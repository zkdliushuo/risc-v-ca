==> flow/design.v <==
`timescale 1ns / 1ps
module cache_miss_count(
    input wire clk,
    input wire rst,
    input wire miss,
    input wire cache_write,
    input wire cache_read,
    output reg [63:0] miss_count,
    output reg [63:0] cache_access_count
    );
    reg miss_old;
    reg cache_read_old,cache_write_old;
    always@(posedge clk or posedge rst) 
    begin 
        if (rst)
            cache_access_count<=0;
        else if(cache_read&&!cache_read_old || cache_write&&!cache_write_old) begin
            cache_access_count<=cache_access_count+1;
        end
    end
    always@(posedge clk or posedge rst) 
    begin 
        if (rst)
            cache_read_old<=0;
        else begin
            cache_read_old<=cache_read;
        end
    end
     always@(posedge clk or posedge rst) 
    begin 
        if (rst)
            cache_write_old<=0;
        else begin
            cache_write_old<=cache_write;
        end
    end
    always@(posedge clk or posedge rst) 
    begin 
        if (rst)
            miss_count<=0;
        else if(miss&&!miss_old) begin
            miss_count<=miss_count+1;
        end
    end
    always@(posedge clk or posedge rst) 
    begin 
        if (rst)
            miss_old<=0;
        else begin
            miss_old<=miss;
        end
    end
endmodule
# == Tool chain data of cache_miss_count ==
# Tool output for the design above, in the order of the flow.
# Line numbers count from 1 in the design file above.
# Operators carry their Yosys type and port widths (W data, S select, Z words).
# Library cell names are shortened.
# The mark -- stands for no value.
# design
top,cache_miss_count
clk_port,clk
library,sky130hd
corner,tt_025C_1v80

# == Elaborated design ==
# Counts by Yosys on the flattened word-level netlist (proc, flatten, opt, wreduce; memories kept). Register bits leave out memories and registers merged into their read ports (data or address); mux counts leave out enables and synchronous resets folded into registers. Print and check cells are left out. Cells with the same type and inputs are merged into one.
# word_totals
out_inout_bits,128
input_bits,5
word_cells,14
ff_bits,131
# classes
add_sub_neg,2
n_reduce_logical,7
# op_table
operator,count
$add A64 B1 Y64 const B,2
$logic_and A1 B1 Y1,3
$logic_not A1 Y1,3
$logic_or A1 B1 Y1,1

# == Logic depth ==
# Longest topological path by Yosys (ltp), each cell counted once; first at word level (registers and memories cut), then after technology mapping (sequential cells cut; the memories' decode and read muxes count).
# logic_depth
word_depth,3
ABC_AREA,0
mapped_depth,7
mapped_depth_nobuf,6

# == After synthesis ==
# The flow's flattened synthesis, as Yosys stat reports it; memories are mapped. The netlist is that of the ABC_AREA named above (0 if unset); the other value can give another one.
# by_type
type,count,type_area_um2
dfrtp_1,131,3.28E+03
xnor2_1,65,569.296
xor2_1,61,534.262
nand2_1,59,221.462
nand4_1,33,206.448
nand3_1,37,185.178
nor4_1,23,143.888
nor2_1,36,135.13
nor3_1,26,130.125
nor4_4,4,85.082
inv_1,20,75.072
and3_1,11,68.816
nand4_2,4,50.048
nand4_4,2,42.541
nand2b_1,6,37.536
and4_1,4,35.034
buf_6,3,33.782
a2111oi_4,1,27.526
# Not listed: further types 17, cells in them 29.
# synth_totals
yosys_area_um2,6105.9
seqArea_um2,3278.1
mapped_cells,555
ffs,131
n_buf,7

# == Timing after synthesis ==
# Source: OpenSTA report_checks on the synthesized netlist (no wires, ideal clock, input and output delay 20% of the period each), path of least setup slack; recovery checks are left aside. Register names are those of the netlist, which keeps one name where synthesis merged equal registers.
# synth_timing
path_kind,reg-to-reg
start,register cache_access_count[0]
end,register cache_access_count[56]
slack_ns,0.363
arrival_time_ns,1.858
required_time_ns,2.221
t_first_pin_ns,0.000
n_path_buf,1
path_stages,8
delay_ns,1.937
tclk_ns,2.3
setup_time_ns,0.079
period_less_setup_slack_ns,1.937
# "delay_ns" is the arrival time less input delay plus setup time.
# "path_stages" counts driving pins, that of a launching flip-flop among them; a cell with two outputs on the path counts twice.
# "period_less_setup_slack_ns" is the clock period less the worst setup slack; recovery checks do not enter. This is arithmetic on one report: input and output delays are still those of the set period (20% each).
# The rows between start and end are the longest chain of elaborated cells between them; the timing report does not say that the signal goes this way. Where chains are equally long, one stands for them.
# A line is the first line of the expression or statement that the cell stems from. Yosys adds cells for indexed reads and writes and turns some case tables into memories.
# synth_via
cell_sequence,dfrtp_1 > ha_1 > nand3_1 > a2111oi_4 > nand4_4 > buf_6 > nor4_4 > xor2_1
elab_chain_len,1
cone_cells,1
lines_between,1
classes_between,add/sub (1)
# synth_rtl
element,line_no,rtl
"start, declared",9,output reg [63:0] cache_access_count
"start, assigned",16,cache_access_count<=0;
"start, assigned",18,cache_access_count<=cache_access_count+1;
$add A64 B1 Y64,18,
"end, assigned",16,
"end, assigned",18,
"end, declared",9,

# Flow runs of cache_miss_count

Design cache_miss_count on sky130hd. What follows are 2 stored runs of the flow, each under its own settings; their order means nothing. The constraints put input and output delay at 20% of the set period each and load the outputs with 0.01 pF.

Entry A, flow files:
==> flow/run.sh <==
#!/bin/bash
# the make line also repeats the synthesis and layout settings of config.mk as NAME=value (left out here)
make -C /OpenROAD-flow-scripts/flow DESIGN_CONFIG=/design/flow/config.mk WORK_HOME=/design/flow/orfs CLKGATE_MAP_FILE= finish
==> flow/config.mk <==
export PLATFORM = sky130hd
export DESIGN_NAME = cache_miss_count
export DESIGN_NICKNAME = cache_miss_count
export VERILOG_FILES = /design/flow/design.v
export SDC_FILE = /design/flow/constraint.sdc
export NUM_CORES = 4
export LEC_CHECK = 0
export CAP_MARGIN = 20
export CELL_PAD_IN_SITES_DETAIL_PLACEMENT = 1
export CELL_PAD_IN_SITES_GLOBAL_PLACEMENT = 1
export CORE_ASPECT_RATIO = 1.3
export CORE_MARGIN = 10
export CORE_UTILIZATION = 59
export CTS_CLUSTER_DIAMETER = 282
export PLACE_DENSITY_LB_ADDON = 0.18
export SETUP_SLACK_MARGIN = 0.12
export SLEW_MARGIN = 20
==> flow/constraint.sdc <==
create_clock -name core_clock -period 3.52 [get_ports {clk}]
set_input_delay 0.7040 -clock core_clock [delete_from_list [all_inputs] [get_ports {clk}]]
set_output_delay 0.7040 -clock core_clock [all_outputs]
set_load 0.01 [all_outputs]

Entry A: unfinished; error DPL-0033 in clock tree synthesis

Entry B, flow files:
==> flow/run.sh <==
#!/bin/bash
# the make line also repeats the synthesis and layout settings of config.mk as NAME=value (left out here)
make -C /OpenROAD-flow-scripts/flow DESIGN_CONFIG=/design/flow/config.mk WORK_HOME=/design/flow/orfs CLKGATE_MAP_FILE= finish
==> flow/config.mk <==
export PLATFORM = sky130hd
export DESIGN_NAME = cache_miss_count
export DESIGN_NICKNAME = cache_miss_count
export VERILOG_FILES = /design/flow/design.v
export SDC_FILE = /design/flow/constraint.sdc
export NUM_CORES = 4
export LEC_CHECK = 0
export CAP_MARGIN = 20
export CELL_PAD_IN_SITES_GLOBAL_PLACEMENT = 2
export CORE_MARGIN = 6
export CORE_UTILIZATION = 59
export GPL_ROUTABILITY_DRIVEN = 0
export PLACE_DENSITY_LB_ADDON = 0.01
export SLEW_MARGIN = 25
==> flow/constraint.sdc <==
create_clock -name core_clock -period 1.54 [get_ports {clk}]
set_input_delay 0.3080 -clock core_clock [delete_from_list [all_inputs] [get_ports {clk}]]
set_output_delay 0.3080 -clock core_clock [all_outputs]
set_load 0.01 [all_outputs]

Entry B: unfinished; error FLW-0024 in placement
